==> flow/design.v <==
`timescale 1ns / 1ps
module IEEE_754_maxFunction #(
    parameter N = 4   
) (
    input wire clk,
    input wire rst,
    input wire valid_in,   
    input wire [31:0] data_in,   
    output reg [31:0] max_val    
);
    reg [31:0] temp_max;
    reg [2:0] count;   
    always @(posedge clk or posedge rst) begin
        if (rst) begin
            temp_max <= 32'h80000000;  
            max_val <= 32'h80000000;
            count <= 0;
        end else if (valid_in) begin
            if (count == 0) begin
                temp_max <= data_in;   
            end else begin
                if (data_in[30:0] > temp_max[30:0] || 
                   (data_in[30:0] == temp_max[30:0] && data_in[31] == 0)) begin
                    temp_max <= data_in;
                end
            end
            count <= count + 1;
            if (count == N - 1) begin
                max_val <= temp_max;   
            end
        end
    end
endmodule
# Step by step through the tools: IEEE_754_maxFunction
# What the tools print for IEEE_754_maxFunction, step after step.
# Line numbers count from 1 in the design file above.
# Operators carry their Yosys type and port widths (W data, S select, Z words).
# Library cell names are shortened.
# The mark - stands for no value.
dict set report setup {
  top {IEEE_754_maxFunction}
  clk_port {clk}
  library {sky130hd}
  corner {tt_025C_1v80}
}

# Elaborated design
# Source: Yosys, flattened and elaborated, memories not mapped. Widths are those after wreduce. Registers that Yosys merges into a memory's read port (data or address) are not register bits. Print and check cells do not count. Equal cells are merged and count once.
dict set report classes {
  add_sub_neg 1
  n_mul 0
  div_mod_pow 0
  cmp 1
  eq_ne 2
  shifts 0
  muxes 2
  bitwise 1
  reduce_logical 6
}
# cell n
set ops {}
lappend ops {{$mux W32} 2}
lappend ops {{$gt A31 B31 Y1} 1}
lappend ops {{$eq A31 B31 Y1} 1}
lappend ops {{$reduce_and A2 Y1} 2}
lappend ops {{$add A3 B1 Y3 const B} 1}
lappend ops {{$eq A3 B2 Y1 const B} 1}
lappend ops {{$logic_not A3 Y1} 1}
lappend ops {{$reduce_bool A2 Y1} 1}
lappend ops {{$logic_and A1 B1 Y1} 1}
lappend ops {{$logic_or A1 B1 Y1} 1}
lappend ops {{$not A1 Y1} 1}
dict set report bits {
  register_bits 67
  latch_bits 0
  ram_bits 0
  mem_bits_ro 0
  clocked_rd_ports_x_width 0
  mem_count 0
  in_bits 35
  wordCells 16
}

# Depth
# Yosys ltp: most cells in a row. Word level: on the elaborated netlist, between registers, memories and ports. Mapped: between sequential cells and ports; inverters and the memories' decode and read muxes count.
dict set report logic_depth {
  ltp_word 5
  abc_area 0
  mapped_depth 9
  mapped_depth_nobuf 8
}

# Mapped cells and area
# The flow's flattened synthesis, as Yosys stat reports it; memories are mapped. The netlist is that of the ABC_AREA named above (0 if unset); the other value can give another one.
# The area totals of this step are shown rounded.
dict set report mapped {
  mapped_cells 294
  yosys_area_mm2 0.0034
  seqArea_mm2 0.001679
  flip_flops 67
}
# cell n area_total_um2
set by_type {}
lappend by_type {dfrtp_1 65 1626.56}
lappend by_type {mux2_4 30 450.432}
lappend by_type {ha_1 34 425.408}
lappend by_type {o21ai_0 34 170.163}
lappend by_type {inv_1 35 131.376}
lappend by_type {nand2_1 35 131.376}
lappend by_type {a21oi_1 11 55.053}
lappend by_type {dfstp_2 2 52.55}
lappend by_type {mux2_2 4 45.043}
lappend by_type {nand4_1 6 37.536}
lappend by_type {buf_6 3 33.782}
lappend by_type {a21o_1 4 30.029}
lappend by_type {clkbuf_1 7 26.275}
lappend by_type {nand3_1 4 20.019}
lappend by_type {a31o_4 1 17.517}
lappend by_type {a211oi_1 2 15.014}
lappend by_type {nand4_2 1 12.512}
lappend by_type {nor4_2 1 12.512}
# Not listed: further types 13, cells in them 15.

# Timing after synthesis
# Path of least setup slack by OpenSTA after synthesis, without wires, with an ideal clock, recovery checks aside; 20% of the period is set as input and as output delay. Where synthesis merged equal registers, the netlist keeps one of their names.
dict set report synth_path {
  kind {input-to-reg}
  start {input data_in[4]}
  end {register temp_max[0]}
  clock_period_ps 3260
  in_delay_ps 652
  setup_ps 125
  launch_ps 652
  t_arrival_ps 2430
  t_required_ps 3135
  slack_ps 705
  path_delay_ps 1903
  driving_pins 8
  period_less_setup_slack_ps 2555
}
# "path_delay_ps" is the arrival time less input delay plus setup time.
# "driving_pins": output pins that drive a net of the path, with the launching flip-flop's if there is one; two outputs of one cell count as two.
# "period_less_setup_slack_ps" is the clock period less the worst setup slack; recovery checks do not enter. This is arithmetic on one report: input and output delays are still those of the set period (20% each).
# Between the ends stands the longest chain of elaborated cells between them, by number of cells; it is not shown to be the way that was timed. Of several equally long chains one is given.
# Each line given opens the expression or statement behind the cell; cells for indexed reads and writes are added by Yosys, which also makes memories of some case tables.
# At most two assigning lines are given for a register; there are more.
dict set report synth_via {
  cell_sequence {ha_1 a211oi_1 nor2_1 o31a_1 o41ai_1 a31o_4 buf_6 mux2_4}
  elab_chain_len 5
}
# item line_no
set synth_lines {}
lappend synth_lines {{start, declared} 8} ;# input wire [31:0] data_in,
lappend synth_lines {{$eq A31 B31 Y1} 23} ;# (data_in[30:0] == temp_max[30:0] && data_in[31] == 0)) begin
lappend synth_lines {{$logic_and A1 B1 Y1} 23}
lappend synth_lines {{$logic_or A1 B1 Y1} 22} ;# if (data_in[30:0] > temp_max[30:0] ||
lappend synth_lines {{$mux W32} 22}
lappend synth_lines {{$mux W32} 19} ;# if (count == 0) begin
lappend synth_lines {{end, assigned} 20} ;# temp_max <= data_in;
lappend synth_lines {{end, assigned} 24} ;# temp_max <= data_in;
lappend synth_lines {{end, declared} 11} ;# reg [31:0] temp_max;

# Path in the finished layout
# From the final timing report of entry A: the path of least setup slack in the routed layout; clock arrival at registers is part of the times.
# The path's times are printed in steps of 10 ps; the period is the one set.
dict set report layout_path {
  kind {reg-to-reg}
  start {register temp_max[13]}
  end {register temp_max[6]}
  clock_period_ps 1920
  setup_ps 120
  launch_ps 340
  t_arrival_ps 2860
  t_required_ps 2140
  slack_ps -710
  driving_pins 12
}
# Between the ends stands the longest chain of elaborated cells between them, by number of cells; it is not shown to be the way that was timed. Of several equally long chains one is given.
# At most two assigning lines are given for a register; there are more.
dict set report layout_via {
  cell_sequence {dfrtp_1 inv_2 ha_4 nand4_1 buf_4 nor2_2 o31a_1 o41ai_4 a31o_4 buf_6 buf_16 mux2_4}
  elab_chain_len 5
}
# item line_no
set layout_lines {}
lappend layout_lines {{start, declared} 11} ;# reg [31:0] temp_max;
lappend layout_lines {{start, assigned} 20} ;# temp_max <= data_in;
lappend layout_lines {{start, assigned} 24} ;# temp_max <= data_in;
lappend layout_lines {{$eq A31 B31 Y1} 23} ;# (data_in[30:0] == temp_max[30:0] && data_in[31] == 0)) begin
lappend layout_lines {{$logic_and A1 B1 Y1} 23}
lappend layout_lines {{$logic_or A1 B1 Y1} 22} ;# if (data_in[30:0] > temp_max[30:0] ||
lappend layout_lines {{$mux W32} 22}
lappend layout_lines {{$mux W32} 19} ;# if (count == 0) begin
lappend layout_lines {{end, assigned} 20}
lappend layout_lines {{end, assigned} 24}
lappend layout_lines {{end, declared} 11}

; Record of 2 stored runs of the RTL-to-layout flow on IEEE_754_maxFunction, platform sky130hd. The runs are unordered. Constraints: input delay and output delay 20% of the set period each, output load 0.01 pF.
; "timing.achieved_period_ps" is the run's clock period less its worst setup slack. It is reckoned from that one timing run; input and output delays stay at 20% of the period that was set.
; "power.total_w" rests on the timing tool's default activity at the inputs, not on a simulated workload.
; Measured values are rounded.

[entry A: settings]
period_ns = 1.92
CORE_UTILIZATION = 25
PLACE_DENSITY = 0.62
HOLD_SLACK_MARGIN = 0.05
CORE_ASPECT_RATIO = 0.82
CELL_PAD_IN_SITES_DETAIL_PLACEMENT = 2
GPL_ROUTABILITY_DRIVEN = 0
CAP_MARGIN = 20
CORE_MARGIN = 2
SLEW_MARGIN = 20
[entry A: results]
ws_hold_ps = 383
timing.achieved_period_ps = 2634
ws_setup_ps = -714
yosys_chip_area_mm2 = 0.0034
power.total_w = 0.009097
timing.setup.tns_ps = -22210
layout_stdcell_area_mm2 = 0.005453
design_die_area_mm2 = 0.01455

[entry B: settings]
period_ns = 2.93
CORE_UTILIZATION = 16
CAP_MARGIN = 20
CORE_MARGIN = 2
SLEW_MARGIN = 20
[entry B: results]
ws_hold_ps = 482
timing.achieved_period_ps = 2806
ws_setup_ps = 124
yosys_chip_area_mm2 = 0.0034
power.total_w = 0.00482
timing.setup.tns_ps = 0
layout_stdcell_area_mm2 = 0.004845
design_die_area_mm2 = 0.02243
